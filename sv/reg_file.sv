==> flow/design.v <==
module reg_file #(parameter W=8, D=4)(
    input           CLK,
	            RWrite,
                    AWrite,
    input  [ D-1:0] reg_index,
    input  [ W-1:0] writeValue,
    output [ W-1:0] A_out,
    output logic [W-1:0] R_out
    );
logic [W-1:0] registers[2**D];
initial begin
    for(int i = 0; i < 16; i++)
	registers[i] = 0;
end
assign A_out = registers[0];               
assign R_out = registers[reg_index];
always_ff@(posedge CLK)
begin
    if(AWrite==1'b1)
        registers[0] <= writeValue;
    else
    begin
        if(RWrite==1'b1)
            registers[reg_index] <= writeValue;
    end
end
endmodule
# Tool chain data of reg_file

The steps from the RTL of reg_file to its reports follow in flow order.
Line numbers count from 1 in the design file above.
Operators carry their Yosys type and port widths (W data, S select, Z words).
Cell names lack the library's common part.
The mark - stands for no value.

Top: reg_file
Clock input: CLK
Cell library: sky130hd
Corner: tt_025C_1v80

# Word level

Counts by Yosys on the flattened word-level netlist (proc, flatten, opt, wreduce; memories kept). Register bits leave out memories and registers merged into their read ports (data or address); mux counts leave out enables and synchronous resets folded into registers. Print and check cells are left out. Cells with the same type and inputs are merged into one.
Yosys's memory passes give these memory sizes; they may raise the number of words (mostly to a power of two), join words into wider ones and drop unused or constant bits.

Bits in registers: 0
Bits in latches: 0
RAM bits: 128
Memory bits (read-only): 0
Word width x clocked read ports: 0
Memories kept: 1
Input bits: 15
Output and inout bits: 16
Word-level cells: 13

Add/sub/neg operators: 0
Multipliers: 0
Div/mod/pow operators: 0
$lt $le $gt $ge: 0
Equality and inequality tests: 0
Shifts and indexed selects: 0
Muxes and demuxes: 11
Bitwise gates (word level): 0
Reduce/logical cells: 1

Memory list:

| memory    | depth | bits a word | read ports | write ports | line | RTL |
| registers | 16    | 8           | 2          | 1           | 10   | `logic [W-1:0] registers[2**D];` |

Operator list:

| cell             | count |
| $mux W8          | 4 |
| $mux W4          | 3 |
| $reduce_or A8 Y1 | 1 |
| $mux W1          | 4 |

# Depth

Depth = most cells in a row (Yosys ltp): at word level without a register or memory, in the mapped netlist without a sequential cell, where the memories' decode and read muxes count.

Depth in word-level cells: 4
ABC_AREA: 0
Depth in mapped cells: 5
Gate-level depth less buffers: 3

# Netlist

Yosys stat after the flow's synthesis: flattened, memories mapped to cells. It holds for the ABC_AREA given above (unset counts as 0); a run with the other value may have another netlist.
Totals and module areas in this step are rounded.

Mapped cells: 224
Mapped area: 4910 sq um
Sequential area: 3840 sq um
Flip-flop cells: 128
Buffers: 11

Cells by type:

| cell     | count | total area (sq um) |
| edfxtp_1 | 128   | 3.84E+03 |
| mux4_2   | 32    | 720.691 |
| a22oi_1  | 16    | 120.115 |
| nor2_1   | 14    | 52.55 |
| nand2_1  | 11    | 41.29 |
| buf_6    | 2     | 22.522 |
| nor2b_1  | 3     | 18.768 |
| buf_1    | 4     | 15.014 |
| nor3_1   | 3     | 15.014 |
| nand2b_1 | 2     | 12.512 |
| clkbuf_1 | 3     | 11.261 |
| buf_2    | 2     | 10.01 |
| a31o_1   | 1     | 8.758 |
| nand3b_1 | 1     | 7.507 |
| and2_1   | 1     | 6.256 |
| nand3_1  | 1     | 5.005 |

# Worst setup path after synthesis

OpenSTA on the mapped netlist: ideal clock, no wires. The path of least setup slack (recovery checks aside). Input and output delay are each 20% of the period. Register names are those of the netlist, which keeps one name where synthesis merged equal registers.

Kind: in2out
From: in reg_index[0]
To: out R_out[6]
Period: 3230 ps
Input delay: 646 ps
Output delay: 646 ps
Time at the first pin: 646 ps
Arrival time: 1749 ps
Data required time: 2584 ps
Setup slack: 835 ps
Delay of the path: 1103 ps
Driving pins on the path: 4
Buffers on the path: 1
Period reached after synthesis: 2395 ps

"delay of the path" is the arrival time less input delay plus setup time.
A path that ends at an output port has no setup time.
"driving pins on the path" counts driving pins, that of a launching flip-flop among them; a cell with two outputs on the path counts twice.
"period reached after synthesis" is the clock period less the worst setup slack; recovery checks do not enter. This is arithmetic on one report: input and output delays are still those of the set period (20% each).
Between the ends stands the longest chain of elaborated cells between them, by number of cells; it is not shown to be the way that was timed. Of several equally long chains one is given.
A line is the first line of the expression or statement that the cell stems from. Yosys adds cells for indexed reads and writes and turns some case tables into memories.
The chain passes a memory read, where the word-level depth is cut; so it can be longer than that depth.

Path through: buf_1 mux4_2 a22oi_1 nand2_1
Cells in the longest elaborated chain: 1
Elaborated cells between the ends (all ways): 1
Source lines of those cells: 1
Classes of those cells: memory (1)

RTL lines, path after synthesis:

| what           | line | RTL |
| from (decl)    | 5    | `input  [ D-1:0] reg_index,` |
| $mem_v2 Z16 W8 | 10   | `logic [W-1:0] registers[2**D];` |
| to (decl)      | 8    | `output logic [W-1:0] R_out` |

# Worst path after layout

Path of least setup slack in the final report of entry A (OpenROAD, finished layout, wires in). Where an end is a register, its clock arrival counts in the times.
The report prints the path's times to 10 ps; the period is as set.

Kind: in2out
From: in reg_index[0]
To: out R_out[2]
Period: 2380 ps
Input delay: 480 ps
Output delay: 480 ps
Time at the first pin: 480 ps
Arrival time: 1760 ps
Data required time: 1900 ps
Setup slack: 140 ps
Driving pins on the path: 7
Buffers on the path: 4

Between the ends stands the longest chain of elaborated cells between them, by number of cells; it is not shown to be the way that was timed. Of several equally long chains one is given.
The chain passes a memory read, where the word-level depth is cut; so it can be longer than that depth.

Path through: buf_12 buf_12 mux4_2 a22oi_2 buf_4 nand2_2 buf_6
Cells in the longest elaborated chain: 1
Elaborated cells between the ends (all ways): 1
Source lines of those cells: 1
Classes of those cells: memory (1)

RTL lines, path post-layout:

| what           | line | RTL |
| from (decl)    | 5    | `input  [ D-1:0] reg_index,` |
| $mem_v2 Z16 W8 | 10   | `logic [W-1:0] registers[2**D];` |
| to (decl)      | 8    | `output logic [W-1:0] R_out` |

# Flow runs of reg_file

Module reg_file, platform sky130hd: 2 stored runs of the flow (Yosys, OpenROAD) with differing settings, in no particular order. Input and output delays are each 20% of the period that was set; the output load is 0.01 pF.
"reached clock period": clock period set for the run, less the worst setup slack. It is reckoned from that one timing run; input and output delays stay at 20% of the period that was set.
"critical setup path time" is the time allowed to the run's worst setup path (the clock period less input and output delay, where it has them) less its slack. Clock arrival times count: a late capture clock shortens it, a late launch clock lengthens it.
"total power after layout" rests on the timing tool's default activity at the inputs, not on a simulated workload.
"critical setup path time" is given in steps of 10 ps.
Measured values are rounded.
A setting shown as n/a is not set for that run.

| item                                           | entry A | entry B |
| period_ns                                      | 2.38    | 2.18    |
| CORE_UTILIZATION                               | 34      | 24      |
| SETUP_SLACK_MARGIN                             | 0.2     | 0.57    |
| PLACE_DENSITY_LB_ADDON                         | 0.28    | 0.26    |
| CORE_ASPECT_RATIO                              | 0.93    | 0.7     |
| CELL_PAD_IN_SITES_DETAIL_PLACEMENT             | 0       | n/a     |
| ABC_AREA                                       | 0       | n/a     |
| CAP_MARGIN                                     | 20      | 20      |
| CORE_MARGIN                                    | 2       | 2       |
| SLEW_MARGIN                                    | 20      | 20      |
| GPL_ROUTABILITY_DRIVEN                         | n/a     | 1       |
| MAX_ROUTING_LAYER                              | n/a     | met4    |
| post-route worst hold slack (ps)               | 715     | 677     |
| reached clock period (ps)                      | 2238    | 2233    |
| total power after layout (µW)                  | 5380    | 6220    |
| critical setup path time (ps)                  | 1290    | 1800    |
| class of the worst setup path                  | in2out  | reg2out |
| final utilization (%)                          | 46.4    | 35.1    |
| area of the synthesized netlist (sq um)        | 4910    | 4910    |
| setup TNS (ps)                                 | 0       | -105    |
| worst setup slack after layout (ps)            | 142     | -53     |
| die footprint (sq um)                          | 15400   | 21600   |
| standard-cell area of the final layout (sq um) | 6580    | 7000    |
